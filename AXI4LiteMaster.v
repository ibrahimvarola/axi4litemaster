==> flow/design.v <==
`timescale 1ns / 1ps
module AXI4LiteMaster#
	(
		parameter integer C_M_AXI_ADDR_WIDTH	= 32,
		parameter integer C_M_AXI_DATA_WIDTH	= 32
	)
    (
        input   wire                            m_axi_aclk,
        input   wire                            m_axi_aresetn,
        input   wire                            read_ena,
        input   wire                            write_ena,
        input   wire [C_M_AXI_ADDR_WIDTH-1:0]   read_addr,
        output  wire [C_M_AXI_DATA_WIDTH-1:0]   read_data,
        output  wire                            read_done,
        input   wire [C_M_AXI_ADDR_WIDTH-1:0]   write_addr,
        input   wire [C_M_AXI_DATA_WIDTH-1:0]   write_data,
        output  wire                            write_done,
        output  wire [C_M_AXI_ADDR_WIDTH-1:0]   M_AXI_ARADDR,
        output  wire                            M_AXI_ARVALID,
        input   wire                            M_AXI_ARREADY,
        input   wire [C_M_AXI_DATA_WIDTH-1:0]   M_AXI_RDATA,
        input   wire [1:0]                      M_AXI_RRESP,
        input   wire                            M_AXI_RVALID,
        output  wire                            M_AXI_RREADY,
        output  wire [C_M_AXI_ADDR_WIDTH-1:0]   M_AXI_AWADDR,
        output  wire                            M_AXI_AWVALID,
        input   wire                            M_AXI_AWREADY,
        output  wire [C_M_AXI_DATA_WIDTH-1:0]   M_AXI_WDATA,
        output  wire [3:0]                      M_AXI_WSTRB,
        output  wire                            M_AXI_WVALID,
        input   wire                            M_AXI_WREADY,
        input   wire [1:0]                      M_AXI_BRESP,
        input   wire                            M_AXI_BVALID,
        output  wire                            M_AXI_BREADY
    );
    localparam  W_ADDR_DATA =   4'b0000;
    localparam  W_DONE      =   4'b0001;
    localparam  R_ADDR      =   4'b0000;
    localparam  R_DATA      =   4'b0001;
    localparam  R_DONE      =   4'b0010;
    reg [3:0]   state_write;
    reg [3:0]   state_read;
    reg [C_M_AXI_DATA_WIDTH-1:0]    r_read_data;
    reg                             w_done;
    reg                             r_done;
    reg [C_M_AXI_ADDR_WIDTH-1:0]    axi_araddr;
    reg                             axi_arvalid;
    reg                             axi_rready;
    reg [C_M_AXI_ADDR_WIDTH-1:0]    axi_awaddr;
    reg                             axi_awvalid;
    reg [C_M_AXI_DATA_WIDTH-1:0]    axi_wdata;
    reg                             axi_wvalid;
    reg [3:0]                       axi_wstrb;
    reg                             axi_bready;
    assign M_AXI_ARADDR     = axi_araddr;
    assign M_AXI_ARVALID    = axi_arvalid;
    assign M_AXI_RREADY     = axi_rready;
    assign M_AXI_AWADDR     = write_addr;
    assign M_AXI_AWVALID    = axi_awvalid;
    assign M_AXI_WDATA      = write_data;
    assign M_AXI_WVALID     = axi_wvalid;
    assign M_AXI_WSTRB      = axi_wstrb;
    assign M_AXI_BREADY     = axi_bready;
    assign read_data        = r_read_data;
    assign write_done       = w_done;
    assign read_done        = r_done;
    always @(posedge m_axi_aclk or negedge m_axi_aresetn) begin
        if (!m_axi_aresetn) begin
            state_write <=  W_ADDR_DATA;
            axi_awaddr  <=  0;
            axi_awvalid <=  1'b0;
            axi_wdata   <=  0;
            axi_wvalid  <=  1'b0;
            axi_wstrb   <=  0;
            axi_bready  <=  1'b0;
            w_done      <=  1'b0;
        end
        else if (write_ena) begin
            axi_awaddr  <=  write_addr;
            axi_wdata   <=  write_data;
            case (state_write)
                W_ADDR_DATA : begin
                    axi_awvalid <=  1'b1;
                    axi_wvalid  <=  1'b1;
                    axi_wstrb   <=  4'b1111;
                    w_done      <=  1'b0;
                    if (M_AXI_AWREADY && M_AXI_WREADY) begin
                        axi_awvalid <=  1'b0;
                        axi_wvalid  <=  1'b0;
                        axi_bready  <=  1'b1;
                        axi_awaddr  <=  write_addr;
                        axi_wdata   <=  write_data;
                        state_write <=  W_DONE;
                    end
                    else begin
                        state_write <=  W_ADDR_DATA;
                    end
                end 
                W_DONE : begin
                    if (M_AXI_BRESP == 0 && M_AXI_BVALID) begin
                        state_write <=  W_ADDR_DATA;
                        axi_awaddr  <=  write_addr;
                        axi_wdata   <=  write_data;
                        axi_awvalid <=  1'b1;
                        axi_wvalid  <=  1'b1;
                        axi_bready  <=  1'b0;
                        w_done      <=  1'b1;
                    end
                    else begin
                        state_write <=  W_DONE;
                    end
                end 
                default: begin
                    state_write <=  W_ADDR_DATA;
                    axi_awaddr  <=  0;
                    axi_awvalid <=  1'b0;
                    axi_wdata   <=  0;
                    axi_wvalid  <=  1'b0;
                    axi_wstrb   <=  0;
                    axi_bready  <=  1'b0;
                end 
            endcase
        end
        else begin
            state_write <=  W_ADDR_DATA;
            axi_awaddr  <=  0;
            axi_awvalid <=  1'b0;
            axi_wdata   <=  0;
            axi_wvalid  <=  1'b0;
            axi_wstrb   <=  0;
            axi_bready  <=  1'b0;
            w_done      <=  1'b0;
        end
    end
    always @(posedge m_axi_aclk or negedge m_axi_aresetn) begin
        if (!m_axi_aresetn) begin
            state_read  <=  R_ADDR;
            axi_araddr  <=  0;
            axi_arvalid <=  1'b0;
            axi_rready  <=  1'b0;
            r_read_data <=  0;
            r_done      <=  1'b0;
        end
        else if (read_ena == 1'b1) begin
            case (state_read)
                R_ADDR : begin
                    axi_araddr  <=  read_addr;
                    axi_arvalid <=  1'b1;
                    axi_rready  <=  1'b1;
                    r_done      <=  1'b0;
                    if(M_AXI_ARREADY) begin
                        state_read  <=  R_DATA;
                        axi_arvalid <=  1'b0;
                    end
                    else begin
                        state_read  <=  R_ADDR;
                    end
                end 
                R_DATA : begin
                    if (M_AXI_RVALID) begin
                        state_read  <=  R_ADDR;
                        r_read_data <=  M_AXI_RDATA;
                        axi_araddr  <=  read_addr;
                        axi_arvalid <=  1'b1;
                        axi_rready  <=  1'b1;
                        r_done      <=  1'b1;
                    end
                    else begin
                        state_read  <=  R_DATA;
                    end
                end
                default: begin
                    state_read  <=  R_ADDR;
                    axi_araddr  <=  0;
                    axi_arvalid <=  1'b0;
                    axi_rready  <=  1'b0;
                    r_done      <=  1'b0;
                    r_read_data <=  0;
                end
            endcase
        end
        else begin
            state_read  <=  R_ADDR;
            axi_araddr  <=  0;
            axi_arvalid <=  1'b0;
            axi_rready  <=  1'b0;
            r_read_data <=  0;
            r_done      <=  1'b0;
        end
    end
endmodule
Reports on AXI4LiteMaster
Tool output for the design above, in the order of the flow.
Line numbers count from 1 in the design file above.
Operators: Yosys type, input widths -> output width; for muxes data width and select width s.
Not given: n/a

design
  top module = AXI4LiteMaster
  clock input = m_axi_aclk
  library = sky130hd
  corner = tt_025C_1v80

Word level
Source: Yosys, flattened and elaborated, memories not mapped. Widths are those after wreduce. Registers that Yosys merges into a memory's read port (data or address) are not register bits. Print and check cells do not count. Equal cells are merged and count once.

storage and ports
  input port bits = 141
  word-level cells = 61
  output and inout bits = 139
  bits in registers = 82

operators by class
  reduce/logical cells = 8
  mux-type cells = 34
  equal/unequal tests = 8

operators with widths
  kind                count
  $pmux 32 s2         2
  $mux 32             4
  $pmux 4 s2          3
  $mux 1              17
  $mux 4              3
  $pmux 1 s2          5
  $ne 3x3->1 const B  3
  $eq 4x1->1 const B  2
  $logic_not 4->1     2
  $reduce_and 2->1    3
  $ne 2x2->1 const B  2
  $ne 3x1->1 const B  1
  $logic_and 1x1->1   2
  $logic_not 2->1     1

Logic depth
Yosys ltp: most cells in a row. Word level: on the elaborated netlist, between registers, memories and ports. Mapped: between sequential cells and ports; inverters and the memories' decode and read muxes count.

logic depth
  depth after elaboration = 5
  ABC_AREA = 0
  mapped depth = 5
  gate-level depth less buffers = 3

Netlist
Source: synth_stat.txt of the flow (Yosys; design flattened, memories mapped). It holds for the ABC_AREA given above (unset counts as 0); a run with the other value may have another netlist.

cells by type
  cell                       count
  sky130_fd_sc_hd__dfrtp_1   73
  sky130_fd_sc_hd__buf_4     72
  sky130_fd_sc_hd__a22o_1    59
  sky130_fd_sc_hd__dfstp_2   2
  sky130_fd_sc_hd__o21ai_0   8
  sky130_fd_sc_hd__o211ai_1  5
  sky130_fd_sc_hd__buf_2     7
  sky130_fd_sc_hd__nand3_1   6
  sky130_fd_sc_hd__buf_6     2
  sky130_fd_sc_hd__nand2b_1  3
  sky130_fd_sc_hd__nor2_1    5
  sky130_fd_sc_hd__nor3b_4   1
  sky130_fd_sc_hd__a21o_1    2
  sky130_fd_sc_hd__a21oi_1   3
  sky130_fd_sc_hd__o21a_1    2
  sky130_fd_sc_hd__a21boi_2  1
  sky130_fd_sc_hd__a221o_1   1
  sky130_fd_sc_hd__mux2i_1   1

Other cell types: 12; their cells: 14.

synthesis totals
  buffers = 83
  sequential part of the area = 1879.3 µm²
  mapped flip-flops = 75
  cells in the netlist = 267
  mapped area = 3323.2 µm²

Path before layout
OpenSTA on the mapped netlist: ideal clock, no wires. The path of least setup slack (recovery checks aside). Input and output delay are each 20% of the period. Register names are those of the netlist, which keeps one name where synthesis merged equal registers.

path after synthesis
  kind = flip-flop to flip-flop
  start = reg state_read
  end = reg axi_araddr[16]
  driving pins on the path = 6
  path slack = 0.350 ns
  path delay = 1.340 ns
  data required time = 1.625 ns
  period = 1.69 ns
  data arrival time = 1.275 ns
  library setup time = 0.065 ns
  buffers on the path = 2
  synthesis period reached = 1.34 ns

"path delay" = arrival - input delay + setup time.
"driving pins on the path": output pins that drive a net of the path, with the launching flip-flop's if there is one; two outputs of one cell count as two.
"synthesis period reached" is the clock period less the worst setup slack; recovery checks do not enter. This is arithmetic on one report: input and output delays are still those of the set period (20% each).
An end named without its bit number is one bit of that signal or, where synthesis recoded a state register, one of its new flip-flops.
A register here has more assigning lines than the two given.

on the way, after synthesis
  path through = sky130_fd_sc_hd__dfstp_2 sky130_fd_sc_hd__buf_2 sky130_fd_sc_hd__nand2b_1 sky130_fd_sc_hd__a21boi_2 sky130_fd_sc_hd__buf_4 sky130_fd_sc_hd__a22o_1

ends and longest elaborated chain, after synthesis
  what             RTL line  text
  start, declared  42        reg [3:0]   state_read;
  start, assigned  137       state_read  <=  R_ADDR;
  start, assigned  152       state_read  <=  R_DATA;
  end, assigned    147       axi_araddr  <=  read_addr;
  end, assigned    163       axi_araddr  <=  read_addr;
  end, declared    46        reg [C_M_AXI_ADDR_WIDTH-1:0]    axi_araddr;

No chain of elaborated cells between the ends is given.

Timing after layout
From the final timing report of flow run 1: the path of least setup slack in the routed layout; clock arrival at registers is part of the times.

path post-layout
  kind = flip-flop to output port
  start = reg axi_wstrb[2]
  end = out M_AXI_WSTRB[2]
  path slack = 0.32 ns
  period = 2.07 ns
  data required time = 1.66 ns
  buffers on the path = 1
  driving pins on the path = 2
  data arrival time = 1.33 ns

A register here has more assigning lines than the two given.

on the way, post-layout
  path through = sky130_fd_sc_hd__dfrtp_1 sky130_fd_sc_hd__clkdlybuf4s50_1
  cells in the longest elaborated chain = 0
  elaborated cells between the ends (all ways) = 0
  RTL lines with such cells = 0

ends and longest elaborated chain, post-layout
  what             RTL line  text
  start, declared  53        reg [3:0]                       axi_wstrb;
  start, assigned  74        axi_wstrb   <=  0;
  start, assigned  85        axi_wstrb   <=  4'b1111;
  end, declared    29        output  wire [3:0]                      M_AXI_WSTRB,

Stored flow runs of AXI4LiteMaster (2 of them; Yosys, OpenROAD, sky130hd). They differ in their settings and are not a sequence. Constraints: input delay and output delay 20% of the set period each, output load 0.01 pF.
"achieved clock period (ns)" means the clock period less the worst setup slack. The figure is calculated, with input and output delays left at 20% of the set period.
"worst setup path time (ns)" is the time allowed to the run's worst setup path (the clock period less input and output delay, where it has them) less its slack. Clock arrival times count: a late capture clock shortens it, a late launch clock lengthens it.

settings of flow run 1
{
  "period_ns": 2.07,
  "CORE_UTILIZATION": 49,
  "PLACE_DENSITY_LB_ADDON": 0.05,
  "CELL_PAD_IN_SITES_DETAIL_PLACEMENT": 1,
  "TNS_END_PERCENT": 95,
  "ABC_AREA": 0,
  "CAP_MARGIN": 30,
  "SLEW_MARGIN": 25,
  "MIN_ROUTING_LAYER": "met1",
  "CORE_MARGIN": 2
}
report of flow run 1
yosys chip area after synthesis (um^2): 3323.2
finish__design__die__area: 7456.3
finish__design__instance__utilization: 0.6994
finish__timing__setup__ws: 0.322
finish__timing__setup__tns: 0.000
achieved clock period (ns): 1.748
worst setup path time (ns): 1.33
worst setup path kind: flip-flop to output port

settings of flow run 2
{
  "period_ns": 1.86,
  "CORE_UTILIZATION": 32,
  "SETUP_SLACK_MARGIN": 0.51,
  "PLACE_DENSITY": 0.4,
  "CORE_ASPECT_RATIO": 0.67,
  "CELL_PAD_IN_SITES_DETAIL_PLACEMENT": 2,
  "TNS_END_PERCENT": 100,
  "CTS_CLUSTER_SIZE": 26,
  "CTS_CLUSTER_DIAMETER": 290,
  "CAP_MARGIN": 20,
  "CORE_MARGIN": 2,
  "SLEW_MARGIN": 20
}
report of flow run 2
yosys chip area after synthesis (um^2): 3323.2
finish__design__die__area: 11232.8
finish__design__instance__utilization: 0.4898
finish__timing__setup__ws: 0.502
finish__timing__setup__tns: 0.000
achieved clock period (ns): 1.358
worst setup path time (ns): 1.36
worst setup path kind: flip-flop to flip-flop
